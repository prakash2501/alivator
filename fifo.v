==> flow/design.v <==
module elevator_fsm (
    input clk,
    input rst,
    input fifo_empty,
    input [3:0] fifo_dout,
    output reg fifo_rd,
    output reg [3:0] floor,
    output reg [1:0] dir,
    output reg door
);
    reg [3:0] target;
    always @(posedge clk or posedge rst) begin
        if (rst) begin
            floor <= 0;
            dir   <= 2'b11;
            door  <= 0;
            fifo_rd <= 0;
            target <= 0;
        end else begin
            fifo_rd <= 0;
            door <= 0;
            if (dir == 2'b11 && !fifo_empty) begin
                fifo_rd <= 1;
                target <= fifo_dout;
                if (fifo_dout > floor) dir <= 2'b00;
                else if (fifo_dout < floor) dir <= 2'b01;
            end
            else if (dir == 2'b00) begin
                if (floor < target)
                    floor <= floor + 1;
                else begin
                    door <= 1;
                    dir <= fifo_empty ? 2'b11 : dir;
                end
            end
            else if (dir == 2'b01) begin
                if (floor > target)
                    floor <= floor - 1;
                else begin
                    door <= 1;
                    dir <= fifo_empty ? 2'b11 : dir;
                end
            end
        end
    end
endmodule
Reports on elevator_fsm:

What the tools print for elevator_fsm, step after step.
Lines are those of the file above, counted from 1.
The mark - stands for no value.

* top: elevator_fsm
* clock input: clk
* library: sky130hd
* corner: tt_025C_1v80

Elaborated design:

Yosys after proc, flatten, opt, wreduce and memory -nomap, before mapping. Memory bits, and registers merged into a memory's read port (data or address), are not among the register bits. Print and check cells are not counted. Equal cells are merged and count once.

* flip-flop bits (word level): 12
* bits of input ports: 7
* output and inout port bits: 8
* elaborated cells: 44

* $add $sub $neg: 2
* order comparisons: 4
* equality and inequality tests: 6
* multiplexer cells: 18
* bitwise logic cells: 1
* reductions and logical operators: 8

Operator list (count)
* 4-bit two-way mux: 4
* 2-bit two-way mux: 8
* 4-bit greater-than comparator: 2
* 4-bit less-than comparator: 2
* 4-bit AND reduction: 2
* 3-bit != test (second input constant): 2
* 1-bit two-way mux: 6
* 2-bit nonzero test: 2
* 4-bit by 1-bit adder with 4-bit output (second input constant): 1
* 4-bit by 1-bit subtractor with 4-bit output (second input constant): 1
* 3-bit by 1-bit != test with 1-bit output (second input constant): 1
* 3-bit nonzero test: 1
* 2-bit by 1-bit == test with 1-bit output (second input constant): 1
* 2-bit by 1-bit != test with 1-bit output (second input constant): 1
* 2-bit == test (second input constant): 1
* 2-bit logical NOT: 1
* 1-bit logical AND: 1
* 1-bit inverter: 1
* 1-bit logical NOT: 1

Logic depth:

Depth = most cells in a row (Yosys ltp): at word level without a register or memory, in the mapped netlist without a sequential cell, where the memories' decode and read muxes count.

* depth after elaboration: 5
* ABC_AREA: 0
* depth in mapped cells: 7
* depth with buffers taken out: 7

After synthesis:

Yosys stat after the flow's synthesis: flattened, memories mapped to cells. It holds for the ABC_AREA given above (unset counts as 0); a run with the other value may have another netlist.
Totals and module areas in this step are rounded.

* standard cells after synthesis: 79
* synthesis area: 0.00077 mm^2
* sequential area: 0.0003 mm^2
* mapped flip-flops: 12
* buffer cells: 0

Cells by type
* sky130_fd_sc_hd__dfrtp_1: count 10, area in all 250.24 um^2
* sky130_fd_sc_hd__ha_1: count 10, area in all 125.12 um^2
* sky130_fd_sc_hd__dfstp_2: count 2, area in all 52.55 um^2
* sky130_fd_sc_hd__inv_1: count 12, area in all 45.043 um^2
* sky130_fd_sc_hd__nand2_1: count 10, area in all 37.536 um^2
* sky130_fd_sc_hd__a21oi_1: count 7, area in all 35.034 um^2
* sky130_fd_sc_hd__mux2_4: count 2, area in all 30.029 um^2
* sky130_fd_sc_hd__mux2i_1: count 3, area in all 30.029 um^2
* sky130_fd_sc_hd__xnor2_1: count 3, area in all 26.275 um^2
* sky130_fd_sc_hd__o21ai_1: count 5, area in all 25.024 um^2
* sky130_fd_sc_hd__fa_1: count 1, area in all 20.019 um^2
* sky130_fd_sc_hd__nand4_1: count 2, area in all 12.512 um^2
* sky130_fd_sc_hd__a21oi_2: count 1, area in all 8.758 um^2
* sky130_fd_sc_hd__o21ai_2: count 1, area in all 8.758 um^2
* sky130_fd_sc_hd__o2bb2ai_1: count 1, area in all 8.758 um^2
* sky130_fd_sc_hd__or2_4: count 1, area in all 8.758 um^2
* sky130_fd_sc_hd__nand3b_1: count 1, area in all 7.507 um^2
* sky130_fd_sc_hd__nor2_1: count 2, area in all 7.507 um^2

Not listed: further types 5, cells in them 5.

Path before layout:

Source: OpenSTA report_checks on the synthesized netlist (no wires, ideal clock, input and output delay 20% of the period each), path of least setup slack; recovery checks are left aside. Register names are those of the netlist, which keeps one name where synthesis merged equal registers.

* path type: register to register
* from: reg floor[3]
* to: reg floor[1]
* period: 2.34 ns
* setup time: 0.125 ns
* launch time at the first pin: 0.000 ns
* data arrival time: 1.708 ns
* required time: 2.215 ns
* path slack: 0.507 ns
* path delay: 1.833 ns
* stages on the path: 6
* buffers on the path: 0
* synthesis period reached: 1.833 ns

"path delay" is the arrival time less input delay plus setup time.
"stages on the path": output pins that drive a net of the path, with the launching flip-flop's if there is one; two outputs of one cell count as two.
"synthesis period reached" = period - worst setup slack (recovery checks aside). The figure is calculated, with input and output delays left at 20% of the set period.
The rows between start and end are the longest chain of elaborated cells between them; the timing report does not say that the signal goes this way. Where chains are equally long, one stands for them.
Each line given opens the expression or statement behind the cell; cells for indexed reads and writes are added by Yosys, which also makes memories of some case tables.
A register here has more assigning lines than the two given.

* cells stage by stage: sky130_fd_sc_hd__dfrtp_1 sky130_fd_sc_hd__ha_1 sky130_fd_sc_hd__nand2_1 sky130_fd_sc_hd__o21ai_2 sky130_fd_sc_hd__mux2_4 sky130_fd_sc_hd__mux2_4
* length of the longest elaborated chain: 4
* elaborated cells between the ends (all ways): 9
* RTL lines with such cells: 4
* classes of those cells: compare (2); eq/ne (1); mux (4); reduce/logical (2)

Ends and longest elaborated chain, after synthesis
* start: declaration: RTL line 7 `output reg [3:0] floor,`
* start: assignment: RTL line 30 `floor <= floor + 1;`
* start: assignment: RTL line 38 `floor <= floor - 1;`
* 4-bit greater-than comparator: RTL line 37
* 4-bit two-way mux: RTL line 37
* 4-bit two-way mux: RTL line 36 `else if (dir == 2'b01) begin`
* 4-bit two-way mux: RTL line 28 `else if (dir == 2'b00) begin`
* end: assignment: RTL line 30
* end: assignment: RTL line 38
* end: declaration: RTL line 7

Path in the finished layout:

From the final timing report of entry A: the path of least setup slack in the routed layout; clock arrival at registers is part of the times.

* path type: register to register
* from: reg dir[0]
* to: reg floor[3]
* period: 2.07 ns
* setup time: 0.11 ns
* launch time at the first pin: 0.28 ns
* data arrival time: 1.92 ns
* required time: 2.24 ns
* path slack: 0.32 ns
* stages on the path: 8
* buffers on the path: 0

The rows between start and end are the longest chain of elaborated cells between them; the timing report does not say that the signal goes this way. Where chains are equally long, one stands for them.
A register here has more assigning lines than the two given.

* cells stage by stage: sky130_fd_sc_hd__dfstp_2 sky130_fd_sc_hd__or2_4 sky130_fd_sc_hd__ha_1 sky130_fd_sc_hd__a21oi_2 sky130_fd_sc_hd__nand2_1 sky130_fd_sc_hd__nor2_1 sky130_fd_sc_hd__mux2i_1 sky130_fd_sc_hd__xnor2_1
* length of the longest elaborated chain: 4
* elaborated cells between the ends (all ways): 11
* RTL lines with such cells: 3
* classes of those cells: eq/ne (3); mux (2); logic (1); reduce/logical (5)

Ends and longest elaborated chain, after layout
* start: declaration: RTL line 8 `output reg [1:0] dir,`
* start: assignment: RTL line 33 `dir <= fifo_empty ? 2'b11 : dir;`
* start: assignment: RTL line 41 `dir <= fifo_empty ? 2'b11 : dir;`
* 2-bit == test: RTL line 22 `if (dir == 2'b11 && !fifo_empty) begin`
* 1-bit logical AND: RTL line 22
* 1-bit inverter
* 4-bit AND reduction
* end: assignment: RTL line 30 `floor <= floor + 1;`
* end: assignment: RTL line 38 `floor <= floor - 1;`
* end: declaration: RTL line 7 `output reg [3:0] floor,`

Memo
Re: implementation data of elevator_fsm

Top module elevator_fsm; platform sky130hd; tools Yosys and OpenROAD; 2 stored runs in no particular order. Input and output delays are each 20% of the period that was set; the output load is 0.01 pF.
"achieved clock period" is the run's clock period less its worst setup slack. It is reckoned from that one timing run; input and output delays stay at 20% of the period that was set.
"worst setup path time" is the time allowed to the run's worst setup path (the clock period less input and output delay, where it has them) less its slack. Clock arrival times count: a late capture clock shortens it, a late launch clock lengthens it.
"total power of the final layout" is the tool's figure for a default switching activity; nothing was simulated.
Measured values are rounded.

### Entry A

Settings: `period_ns=2.07`, `SETUP_SLACK_MARGIN=0.32`, `CAP_MARGIN=20`, `CORE_MARGIN=2`, `CORE_UTILIZATION=40`, `SLEW_MARGIN=20`

- Worst setup path time: 1.75 ns
- Critical path type: register to register
- Worst setup slack after layout: 0.32 ns
- Post-layout utilization: 63%
- Final setup TNS: 0.000 ns
- Total die area: 0.0023 mm^2
- Post-synthesis cell area: 0.00077 mm^2
- Total power of the final layout: 0.0018 W
- Achieved clock period: 1.752 ns
- Area of the standard cells in the finished layout: 0.0011 mm^2

### Entry B

Settings: `period_ns=1.88`, `CORE_UTILIZATION=36`, `PLACE_DENSITY_LB_ADDON=0.06`, `GPL_ROUTABILITY_DRIVEN=0`, `CTS_CLUSTER_SIZE=23`, `CTS_CLUSTER_DIAMETER=292`, `SLEW_MARGIN=25`, `CAP_MARGIN=20`, `CORE_MARGIN=2`

- Area of the standard cells in the finished layout: 0.001 mm^2
- Worst setup path time: 1.78 ns
- Critical path type: register to register
- Total power of the final layout: 0.0017 W
- Total die area: 0.0025 mm^2
- Achieved clock period: 1.777 ns
- Post-layout utilization: 52%
- Worst setup slack after layout: 0.10 ns
- Final setup TNS: 0.000 ns
- Post-synthesis cell area: 0.00077 mm^2
