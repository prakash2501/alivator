==> flow/design.v <==
module scheduler_elevator (
    input clk,
    input rst,
    input [3:0] curr_l1, curr_l2,
    input [1:0] dir_l1, dir_l2,
    input req_valid,
    input [3:0] req_new,
    output reg wr_l1, wr_l2,
    output reg [3:0] din_l1, din_l2
);
    reg toggle;
    reg [3:0] dist_l1, dist_l2;
    reg ok_l1, ok_l2;
    always @(posedge clk or posedge rst) begin
        if (rst)
            toggle <= 0;
        else if (req_valid)
            toggle <= ~toggle;
    end
    always @(*) begin
        wr_l1 = 0; wr_l2 = 0;
        din_l1 = 0; din_l2 = 0;
        dist_l1 = (curr_l1 > req_new) ? (curr_l1 - req_new) : (req_new - curr_l1);
        dist_l2 = (curr_l2 > req_new) ? (curr_l2 - req_new) : (req_new - curr_l2);
        ok_l1 = (dir_l1 == 2'b11) ||
                (dir_l1 == 2'b00 && req_new >= curr_l1) ||
                (dir_l1 == 2'b01 && req_new <= curr_l1);
        ok_l2 = (dir_l2 == 2'b11) ||
                (dir_l2 == 2'b00 && req_new >= curr_l2) ||
                (dir_l2 == 2'b01 && req_new <= curr_l2);
        if (req_valid) begin
            if (ok_l1 && ok_l2) begin
                if (dist_l1 < dist_l2) begin
                    wr_l1 = 1; din_l1 = req_new;
                end else if (dist_l2 < dist_l1) begin
                    wr_l2 = 1; din_l2 = req_new;
                end else begin
                    if (toggle) begin
                        wr_l1 = 1; din_l1 = req_new;
                    end else begin
                        wr_l2 = 1; din_l2 = req_new;
                    end
                end
            end
            else if (ok_l1) begin
                wr_l1 = 1; din_l1 = req_new;
            end
            else if (ok_l2) begin
                wr_l2 = 1; din_l2 = req_new;
            end
            else begin
                if (dir_l1 == 2'b11) begin
                    wr_l1 = 1; din_l1 = req_new;
                end else begin
                    wr_l2 = 1; din_l2 = req_new;
                end
            end
        end
    end
endmodule
; Tool chain data of scheduler_elevator
; Tool output for the design above, in the order of the flow.
; Lines are those of the file above, counted from 1.
; Operators carry their Yosys type and port widths (W data, S select, Z words).
; Library cell names are shortened.
; Not given: n/a
[design]
top = scheduler_elevator
clock = clk
cell_library = sky130hd
corner = tt_025C_1v80

; Word level
; Counts by Yosys on the flattened word-level netlist (proc, flatten, opt, wreduce; memories kept). Register bits leave out memories and registers merged into their read ports (data or address); mux counts leave out enables and synchronous resets folded into registers. Print and check cells are left out. Cells with the same type and inputs are merged into one.
[bits]
regBits = 1
in_bits = 19
word_cells = 63
out_inout_bits = 10
[classes]
reduce_and_logical = 11
equal = 4
cmp = 8
n_logic = 1
n_addsub = 4
mux = 34
[ops]
columns = op, count
row1 = $mux W4, 18
row2 = $sub A4 B4 Y4, 4
row3 = $mux W1, 16
row4 = $ge A4 B4 Y1, 2
row5 = $gt A4 B4 Y1, 2
row6 = $le A4 B4 Y1, 2
row7 = $lt A4 B4 Y1, 2
row8 = $logic_and A1 B1 Y1, 5
row9 = $logic_or A1 B1 Y1, 4
row10 = $eq A2 B1 Y1 const B, 2
row11 = $eq A2 B2 Y1 const B, 2
row12 = $logic_not A2 Y1, 2
row13 = $not A1 Y1, 1

; Depth
; Longest topological path by Yosys (ltp), each cell counted once; first at word level (registers and memories cut), then after technology mapping (sequential cells cut; the memories' decode and read muxes count).
[logic_depth]
word_depth = 8
ABC_AREA = 0
depth_mapped = 15
ltp_nobuf = 15

; After synthesis
; Yosys stat after the flow's synthesis: flattened, memories mapped to cells. It holds for the ABC_AREA given above (unset counts as 0); a run with the other value may have another netlist.
; The area totals of this step are shown rounded.
[synth_totals]
seq_area_um2 = 25
flip_flops = 1
area_um2 = 880
n_buf = 1
stdcells = 109
[types]
columns = cell_type, count, type_area_um2
row1 = ha_1, 20, 250.24
row2 = fa_1, 4, 80.077
row3 = inv_1, 18, 67.565
row4 = mux2i_1, 5, 50.048
row5 = xor2_1, 5, 43.792
row6 = a21oi_1, 8, 40.038
row7 = o21ba_1, 4, 40.038
row8 = nor3_1, 6, 30.029
row9 = nand2_1, 7, 26.275
row10 = dfrtp_1, 1, 25.024
row11 = o21a_1, 3, 22.522
row12 = a31oi_1, 3, 18.768
row13 = nand4_1, 3, 18.768
row14 = nor3_4, 1, 16.266
row15 = a21o_1, 2, 15.014
row16 = nand3b_1, 2, 15.014
row17 = nor2_1, 4, 15.014
row18 = a31oi_2, 1, 12.512
; Not listed: further types 11, cells in them 12.

; Worst setup path after synthesis
; OpenSTA on the mapped netlist: ideal clock, no wires. The path of least setup slack (recovery checks aside). Input and output delay are each 20% of the period. Register names are those of the netlist, which keeps one name where synthesis merged equal registers.
[synth_timing]
kind = input port to output port
start = input curr_l1[0]
end = output din_l2[0]
slack_ps = 2122
driving_pins = 14
clock_period_ps = 7690
output_delay_ps = 1538
t_arrival_ps = 4030
t_required_ps = 6152
launch_ps = 1538
n_path_buf = 0
in_delay_ps = 1538
path_delay_ps = 2492
synth_period_reached_ps = 5568
; "path_delay_ps" = arrival - input delay + setup time.
; A path that ends at an output port has no setup time.
; "driving_pins": output pins that drive a net of the path, with the launching flip-flop's if there is one; two outputs of one cell count as two.
; "synth_period_reached_ps" is the clock period less the worst setup slack; recovery checks do not enter. This is arithmetic on one report: input and output delays are still those of the set period (20% each).
; Between the ends stands the longest chain of elaborated cells between them, by number of cells; it is not shown to be the way that was timed. Of several equally long chains one is given.
; A line is the first line of the expression or statement that the cell stems from. Yosys adds cells for indexed reads and writes and turns some case tables into memories.
[synth_via]
cell_sequence = inv_1 > ha_1 > inv_1 > fa_1 > a31oi_2 > a21oi_2 > a211o_1 > a31oi_1 > xor2_1 > ha_1 > a21oi_1 > a21oi_1 > nor3_4 > o21ba_1
elab_chain_len = 7
cone_cells = 18
lines_between = 9
cone_classes = 2 x add/sub; 5 x compare; 6 x mux; 5 x reduce/logical
[synth_lines]
columns = element, line_no
row1 = "start, declared", 4  ; input [3:0] curr_l1, curr_l2,
row2 = $sub A4 B4 Y4, 23  ; dist_l1 = (curr_l1 > req_new) ? (curr_l1 - req_new) : (req_new - curr_l1);
row3 = $mux W4, 23
row4 = $lt A4 B4 Y1, 35  ; end else if (dist_l2 < dist_l1) begin
row5 = $mux W4, 35
row6 = $mux W4, 33  ; if (dist_l1 < dist_l2) begin
row7 = $mux W4, 32  ; if (ok_l1 && ok_l2) begin
row8 = $mux W4, 31  ; if (req_valid) begin
row9 = "end, declared", 9  ; output reg [3:0] din_l1, din_l2

; Path in the finished layout
; Path of least setup slack in the final report of entry A (OpenROAD, finished layout, wires in). Where an end is a register, its clock arrival counts in the times.
; The report prints the path's times to 10 ps; the period is as set.
[layout_timing]
kind = input port to output port
start = input req_new[1]
end = output din_l2[1]
t_arrival_ps = 4080
driving_pins = 17
output_delay_ps = 1120
n_path_buf = 7
t_required_ps = 4500
launch_ps = 1120
clock_period_ps = 5620
in_delay_ps = 1120
slack_ps = 410
; Between the ends stands the longest chain of elaborated cells between them, by number of cells; it is not shown to be the way that was timed. Of several equally long chains one is given.
[layout_via]
cell_sequence = dlygate4sd2_1 > buf_6 > ha_1 > and4_4 > a21oi_2 > buf_4 > buf_4 > mux2i_1 > ha_1 > nor2b_1 > o211ai_1 > a21oi_2 > nor3_4 > buf_6 > buf_6 > o21ba_4 > buf_6
elab_chain_len = 8
cone_cells = 31
lines_between = 16
cone_classes = 4 x add/sub; 8 x compare; 10 x mux; 9 x reduce/logical
[layout_lines]
columns = element, line_no
row1 = "start, declared", 7  ; input [3:0] req_new,
row2 = $ge A4 B4 Y1, 29  ; (dir_l2 == 2'b00 && req_new >= curr_l2) ||
row3 = $logic_and A1 B1 Y1, 29
row4 = $logic_or A1 B1 Y1 (2 in a row), 28  ; ok_l2 = (dir_l2 == 2'b11) ||
row5 = $mux W4, 48  ; else if (ok_l2) begin
row6 = $mux W4, 45  ; else if (ok_l1) begin
row7 = $mux W4, 32  ; if (ok_l1 && ok_l2) begin
row8 = $mux W4, 31  ; if (req_valid) begin
row9 = "end, declared", 9  ; output reg [3:0] din_l1, din_l2

; scheduler_elevator through Yosys and OpenROAD on sky130hd: 2 stored runs, unordered, with their settings and measured results. The constraints put input and output delay at 20% of the set period each and load the outputs with 0.01 pF.
; "achieved_period_ps": clock period set for the run, less the worst setup slack. It is reckoned from that one timing run; input and output delays stay at 20% of the period that was set.
; By "worst_path_ps" is meant the share of the clock period that the worst setup path is allowed (20% is reserved at inputs, 20% at outputs), minus its slack. Clock arrival times at its registers enter into it.
; "power.total_uw": no workload was simulated; the value follows from the tool's default switching activity.
; "worst_path_ps" is given in steps of 10 ps.
; Measured values are rounded.

[entry A: settings]
period_ns = 5.62
CORE_UTILIZATION = 38
SETUP_SLACK_MARGIN = 0.49
CORE_MARGIN = 10
CELL_PAD_IN_SITES_GLOBAL_PLACEMENT = 1
CELL_PAD_IN_SITES_DETAIL_PLACEMENT = 0
ABC_AREA = 0
CTS_CLUSTER_DIAMETER = 117
MIN_ROUTING_LAYER = met2
MAX_ROUTING_LAYER = met4
CAP_MARGIN = 20
SLEW_MARGIN = 20
[entry A: results]
die_area_um2 = 4600
hold_worst_slack_ps = 480
synth_area_um2 = 880
worst_path_ps = 2960
worst_path_kind = input port to output port
tns_ps = 0
layout_utilization_pct = 69
achieved_period_ps = 5206
power.total_uw = 240
setup_worst_slack_ps = 410
final_stdcell_area_um2 = 1500

[entry B: settings]
period_ns = 5.51
CORE_UTILIZATION = 62
SETUP_SLACK_MARGIN = 0.07
PLACE_DENSITY_LB_ADDON = 0.26
CORE_ASPECT_RATIO = 1.13
TNS_END_PERCENT = 60
GPL_TIMING_DRIVEN = 1
CTS_CLUSTER_DIAMETER = 307
SLEW_MARGIN = 15
MIN_ROUTING_LAYER = met2
MAX_ROUTING_LAYER = met5
CAP_MARGIN = 20
CORE_MARGIN = 2
[entry B: results]
outcome = no results, placement failed with DPL-0038
